==> flow/design.v <==
interface cache_internal_if;
    logic miss_recovery_mode;
    logic process_lru_counters;
    logic clear_selected_dirty_bit;
    logic set_selected_dirty_bit;
    logic perform_write;
    logic clear_selected_valid_bit;
    logic finish_new_line_install;
    logic set_hmem_block_address;
    logic use_victim_tag_for_hmem_block_address;
    logic reset_counter;
    logic decrement_counter;
    logic count_hit;
    logic count_miss;
    logic count_read;
    logic count_write;
    logic count_writeback;
    logic counter_done;
    logic valid_block_match;
    logic valid_dirty_bit;
    modport datapath (
        input
            miss_recovery_mode,
            process_lru_counters,
            clear_selected_dirty_bit,
            set_selected_dirty_bit,
            perform_write,
            clear_selected_valid_bit,
            finish_new_line_install,
            set_hmem_block_address,
            use_victim_tag_for_hmem_block_address,
            reset_counter,
            decrement_counter,
            count_hit,
            count_miss,
            count_read,
            count_write,
            count_writeback,
        output
            counter_done,
            valid_block_match,
            valid_dirty_bit
    );
    modport controller (
        output
            miss_recovery_mode,
            process_lru_counters,
            clear_selected_dirty_bit,
            set_selected_dirty_bit,
            perform_write,
            clear_selected_valid_bit,
            finish_new_line_install,
            set_hmem_block_address,
            use_victim_tag_for_hmem_block_address,
            reset_counter,
            decrement_counter,
            count_hit,
            count_miss,
            count_read,
            count_write,
            count_writeback,
        input
            counter_done,
            valid_block_match,
            valid_dirty_bit
    );
endinterface
interface cache_performance_if #(
    parameter XLEN = 32
) (
    input bit clk
);
    logic [XLEN-1:0] hit_value;
    logic [XLEN-1:0] miss_value;
    logic [XLEN-1:0] read_value;
    logic [XLEN-1:0] write_value;
    logic [XLEN-1:0] writeback_value;
    modport server (
        output hit_value, miss_value, read_value, write_value, writeback_value
    );
    modport requester (
        input hit_value, miss_value, read_value, write_value, writeback_value
    );
endinterface
interface reset_if (
    input bit clk
);
    logic reset;
endinterface
package torrence_params;
    typedef enum logic[1:0] {
        BYTE = 2'b00,
        HALF,
        WORD
    } memory_operation_size_e;
    typedef enum logic [1:0] {
        STORE = 2'b00,
        LOAD = 2'b01,
        CLFLUSH = 2'b11,
        MO_UNKNOWN = 2'bxx
    } memory_operation_e;
    typedef enum bit [1:0] {
        UNASSIGNED,
        ICACHE,
        DCACHE,
        L2CACHE
    } cache_type_e;
    parameter LINE_SIZE = 32;
    parameter ICACHE_SIZE = 1024;
    parameter ICACHE_ASSOC = 1;
    parameter DCACHE_SIZE = 1024;
    parameter DCACHE_ASSOC = 1;
    parameter L2_SIZE = 4096;
    parameter L2_ASSOC = 4;
    parameter XLEN = 32;
endpackage
module counter #(
    parameter WIDTH = 8,
    parameter COUNT_UP = 0,
    parameter CHECK_FOR_DONE = 1
) (
    input wire clk,
    input wire reset,
    input wire counter_tick,
    output wire done,
    output logic [WIDTH-1:0] count
);
generate;
    if (COUNT_UP == 0) begin
        always_ff @(posedge clk) begin
            if (reset) begin
                count <= '1;
            end else if (counter_tick) begin
                count <= count - 'd1;
            end
        end
        if (CHECK_FOR_DONE) assign done = ~(|count);
        else                assign done = 'x;
    end else begin
        always_ff @(posedge clk) begin
            if (reset) begin
                count <= '0;
            end else if (counter_tick) begin
                count <= count + 'd1;
            end
        end
        if (CHECK_FOR_DONE) assign done = &count;
        else                assign done = 'x;
    end
endgenerate
endmodule
module perf_counters #(
    parameter COUNTER_WIDTHS = 32
) (
    input wire clk,
    input wire reset,
    input wire count_hit,
    input wire count_miss,
    input wire count_read,
    input wire count_write,
    input wire count_writeback,
    output wire [COUNTER_WIDTHS-1:0] hit_value,
    output wire [COUNTER_WIDTHS-1:0] miss_value,
    output wire [COUNTER_WIDTHS-1:0] read_value,
    output wire [COUNTER_WIDTHS-1:0] write_value,
    output wire [COUNTER_WIDTHS-1:0] writeback_value
);
localparam NUM_COUNTERS = 5;  
wire [NUM_COUNTERS-1:0] count_controls;
wire [NUM_COUNTERS-1:0][COUNTER_WIDTHS-1:0] count_values;
assign count_controls = {count_hit, count_miss, count_read, count_write, count_writeback};
assign {hit_value, miss_value, read_value, write_value, writeback_value} = count_values;
genvar i;
generate;
    for (i = 0; i < NUM_COUNTERS; i = i + 1) begin
        counter #(
            .WIDTH(COUNTER_WIDTHS),
            .COUNT_UP(1),
            .CHECK_FOR_DONE(0)
        ) counter_i (
            .clk(clk),
            .reset(reset),
            .counter_tick(count_controls[i]),
            .done(),
            .count(count_values[i])
        );
    end
endgenerate
endmodule
### Step by step through the tools: perf_counters

What the tools print for perf_counters, step after step.
Lines are those of the file above, counted from 1.
Operators: Yosys type, input widths -> output width; for muxes data width and select width s.
The mark - stands for no value.

| set-up | value |
|---|---|
| design top | perf_counters |
| clock input | clk |
| standard-cell library | sky130hd |
| corner | tt_025C_1v80 |

### Elaborated design

Counts by Yosys on the flattened word-level netlist (proc, flatten, opt, wreduce; memories kept). Register bits leave out memories and registers merged into their read ports (data or address); mux counts leave out enables and synchronous resets folded into registers. Print and check cells are left out. Cells with the same type and inputs are merged into one.

| operators by class | value |
|---|---|
| $add $sub $neg | 5 |

Operator list:

| cell | count |
|---|---|
| $add 32x1->32 const B | 5 |

| word-level totals | value |
|---|---|
| flip-flop bits (word level) | 160 |
| bits of input ports | 7 |
| cells after elaboration | 10 |

### Depth

Depth = most cells in a row (Yosys ltp): at word level without a register or memory, in the mapped netlist without a sequential cell, where the memories' decode and read muxes count.

| logic depth | value |
|---|---|
| word-level depth | 1 |
| ABC_AREA | 0 |
| depth in mapped cells | 7 |
| mapped depth without buffers | 5 |

### Netlist

Source: synth_stat.txt of the flow (Yosys; design flattened, memories mapped). It holds for the ABC_AREA given above (unset counts as 0); a run with the other value may have another netlist.

Cell types:

| type | count | total area (µm²) |
|---|---|---|
| sky130_fd_sc_hd__dfxtp_1 | 160 | 3.2E+03 |
| sky130_fd_sc_hd__or4_1 | 65 | 487.968 |
| sky130_fd_sc_hd__a21oi_1 | 82 | 410.394 |
| sky130_fd_sc_hd__o31ai_1 | 52 | 390.374 |
| sky130_fd_sc_hd__xnor2_1 | 35 | 306.544 |
| sky130_fd_sc_hd__nor2_1 | 79 | 296.534 |
| sky130_fd_sc_hd__nand4_1 | 43 | 269.008 |
| sky130_fd_sc_hd__nand2_1 | 60 | 225.216 |
| sky130_fd_sc_hd__nand3_1 | 42 | 210.202 |
| sky130_fd_sc_hd__xor2_1 | 22 | 192.685 |
| sky130_fd_sc_hd__or3_1 | 29 | 181.424 |
| sky130_fd_sc_hd__mux2_2 | 15 | 168.912 |
| sky130_fd_sc_hd__nor4_1 | 23 | 143.888 |
| sky130_fd_sc_hd__clkbuf_1 | 37 | 138.883 |
| sky130_fd_sc_hd__o21ai_0 | 27 | 135.13 |
| sky130_fd_sc_hd__and4_1 | 15 | 131.376 |
| sky130_fd_sc_hd__nor2b_1 | 15 | 93.84 |
| sky130_fd_sc_hd__nor3_1 | 18 | 90.086 |

Not listed: further types 22, cells in them 82.

| synthesis totals | value |
|---|---|
| standard cells after synthesis | 901 |
| mapped area | 7639.8 µm² |
| flip-flops | 160 |

By module: a second synthesis without flattening, with its own total; a netlist apart from the flattened one above.

| second synthesis, totals | value |
|---|---|
| cells (unflattened synthesis) | 915 |
| area total of the unflattened synthesis | 7876.3 µm² |

Each row is one instance without its submodules.

By module:

| module | instances | cells | area (µm²) |
|---|---|---|---|
| counter | 5 | 183 | 1575.3 |
| perf_counters | 1 | 0 | 0.0 |

### Path before layout

Path of least setup slack by OpenSTA after synthesis, without wires, with an ideal clock, recovery checks aside; 20% of the period is set as input and as output delay. Where synthesis merged equal registers, the netlist keeps one of their names.

| timing path after synthesis | value |
|---|---|
| path kind | input port to flip-flop |
| start point | in count_write |
| end point | reg genblk1[1].counter_i.count[29] |
| clock period | 2920 ps |
| input delay | 584 ps |
| library setup time | 121 ps |
| arrival | 2177 ps |
| slack | 622 ps |
| path delay | 1714 ps |
| driving pins on the path | 6 |
| path buffers | 2 |
| synthesis period reached | 2298 ps |

"path delay" = arrival - input delay + setup time.
"driving pins on the path": output pins that drive a net of the path, with the launching flip-flop's if there is one; two outputs of one cell count as two.
"synthesis period reached" = period - worst setup slack (recovery checks aside). The figure is calculated, with input and output delays left at 20% of the set period.

| between the ends, after synthesis | value |
|---|---|
| cell sequence | sky130_fd_sc_hd__buf_2 sky130_fd_sc_hd__nand4_1 sky130_fd_sc_hd__or4_1 sky130_fd_sc_hd__buf_2 sky130_fd_sc_hd__nor3_1 sky130_fd_sc_hd__mux2_2 |

Ends and longest elaborated chain, after synthesis:

| what | RTL line | text |
|---|---|---|
| from (decl) | 160 | `input wire count_write,` |
| to (assign) | 142 | `count <= '0;` |
| to (assign) | 144 | `count <= count + 'd1;` |
| to (decl) | 126 | `output logic [WIDTH-1:0] count` |

Chain of elaborated cells between the ends: none given.

### Timing after layout

From the final timing report of flow run 1: the path of least setup slack in the routed layout; clock arrival at registers is part of the times.
The report prints the path's times to 10 ps; the period is as set.

| timing path after layout | value |
|---|---|
| path kind | input port to flip-flop |
| start point | in count_read |
| end point | reg genblk1[2].counter_i.count[22] |
| clock period | 4110 ps |
| input delay | 820 ps |
| library setup time | 70 ps |
| arrival | 3200 ps |
| slack | 1250 ps |
| driving pins on the path | 5 |
| path buffers | 1 |

| between the ends, after layout | value |
|---|---|
| cell sequence | sky130_fd_sc_hd__clkdlybuf4s50_1 sky130_fd_sc_hd__nand4_4 sky130_fd_sc_hd__or4_1 sky130_fd_sc_hd__or4_1 sky130_fd_sc_hd__a21oi_1 |

Ends and longest elaborated chain, after layout:

| what | RTL line | text |
|---|---|---|
| from (decl) | 159 | `input wire count_read,` |
| to (assign) | 142 | `count <= '0;` |
| to (assign) | 144 | `count <= count + 'd1;` |
| to (decl) | 126 | `output logic [WIDTH-1:0] count` |

Chain of elaborated cells between the ends: none given.

Appendix: measured runs

Settings and measured results of 2 stored flow runs for module perf_counters (sky130hd), not sorted in any way. The constraints put input and output delay at 20% of the set period each and load the outputs with 0.01 pF.
"total design power": no workload was simulated; the value follows from the tool's default switching activity.
Settings: -- = not set for that run.

| stored run | period_ns | CORE_UTILIZATION | PLACE_DENSITY_LB_ADDON | CORE_MARGIN | CELL_PAD_IN_SITES_GLOBAL_PLACEMENT | CTS_CLUSTER_SIZE | CTS_CLUSTER_DIAMETER | MAX_ROUTING_LAYER | CAP_MARGIN | SLEW_MARGIN | SETUP_SLACK_MARGIN | CELL_PAD_IN_SITES_DETAIL_PLACEMENT | TNS_END_PERCENT | GPL_TIMING_DRIVEN | synthesized cell area (µm²) | die footprint (µm²) | final utilization (%) | setup slack of the worst path (ps) | setup TNS (ps) | total design power (W) |
|---|---|---|---|---|---|---|---|---|---|---|---|---|---|---|---|---|---|---|---|---|
| flow run 1 | 4.11 | 65 | 0.1 | 6 | 0 | 85 | 53 | met4 | 20 | 20 | -- | -- | -- | -- | 7639.8 | 14499.8 | 86.8 | 1255 | 0 | 0.003321 |
| flow run 2 | 2.75 | 24 | -- | 2 | -- | 35 | 192 | -- | 20 | 20 | 0.07 | 1 | 45 | 0 | 7639.8 | 33275.2 | 33.1 | 270 | 0 | 0.005124 |
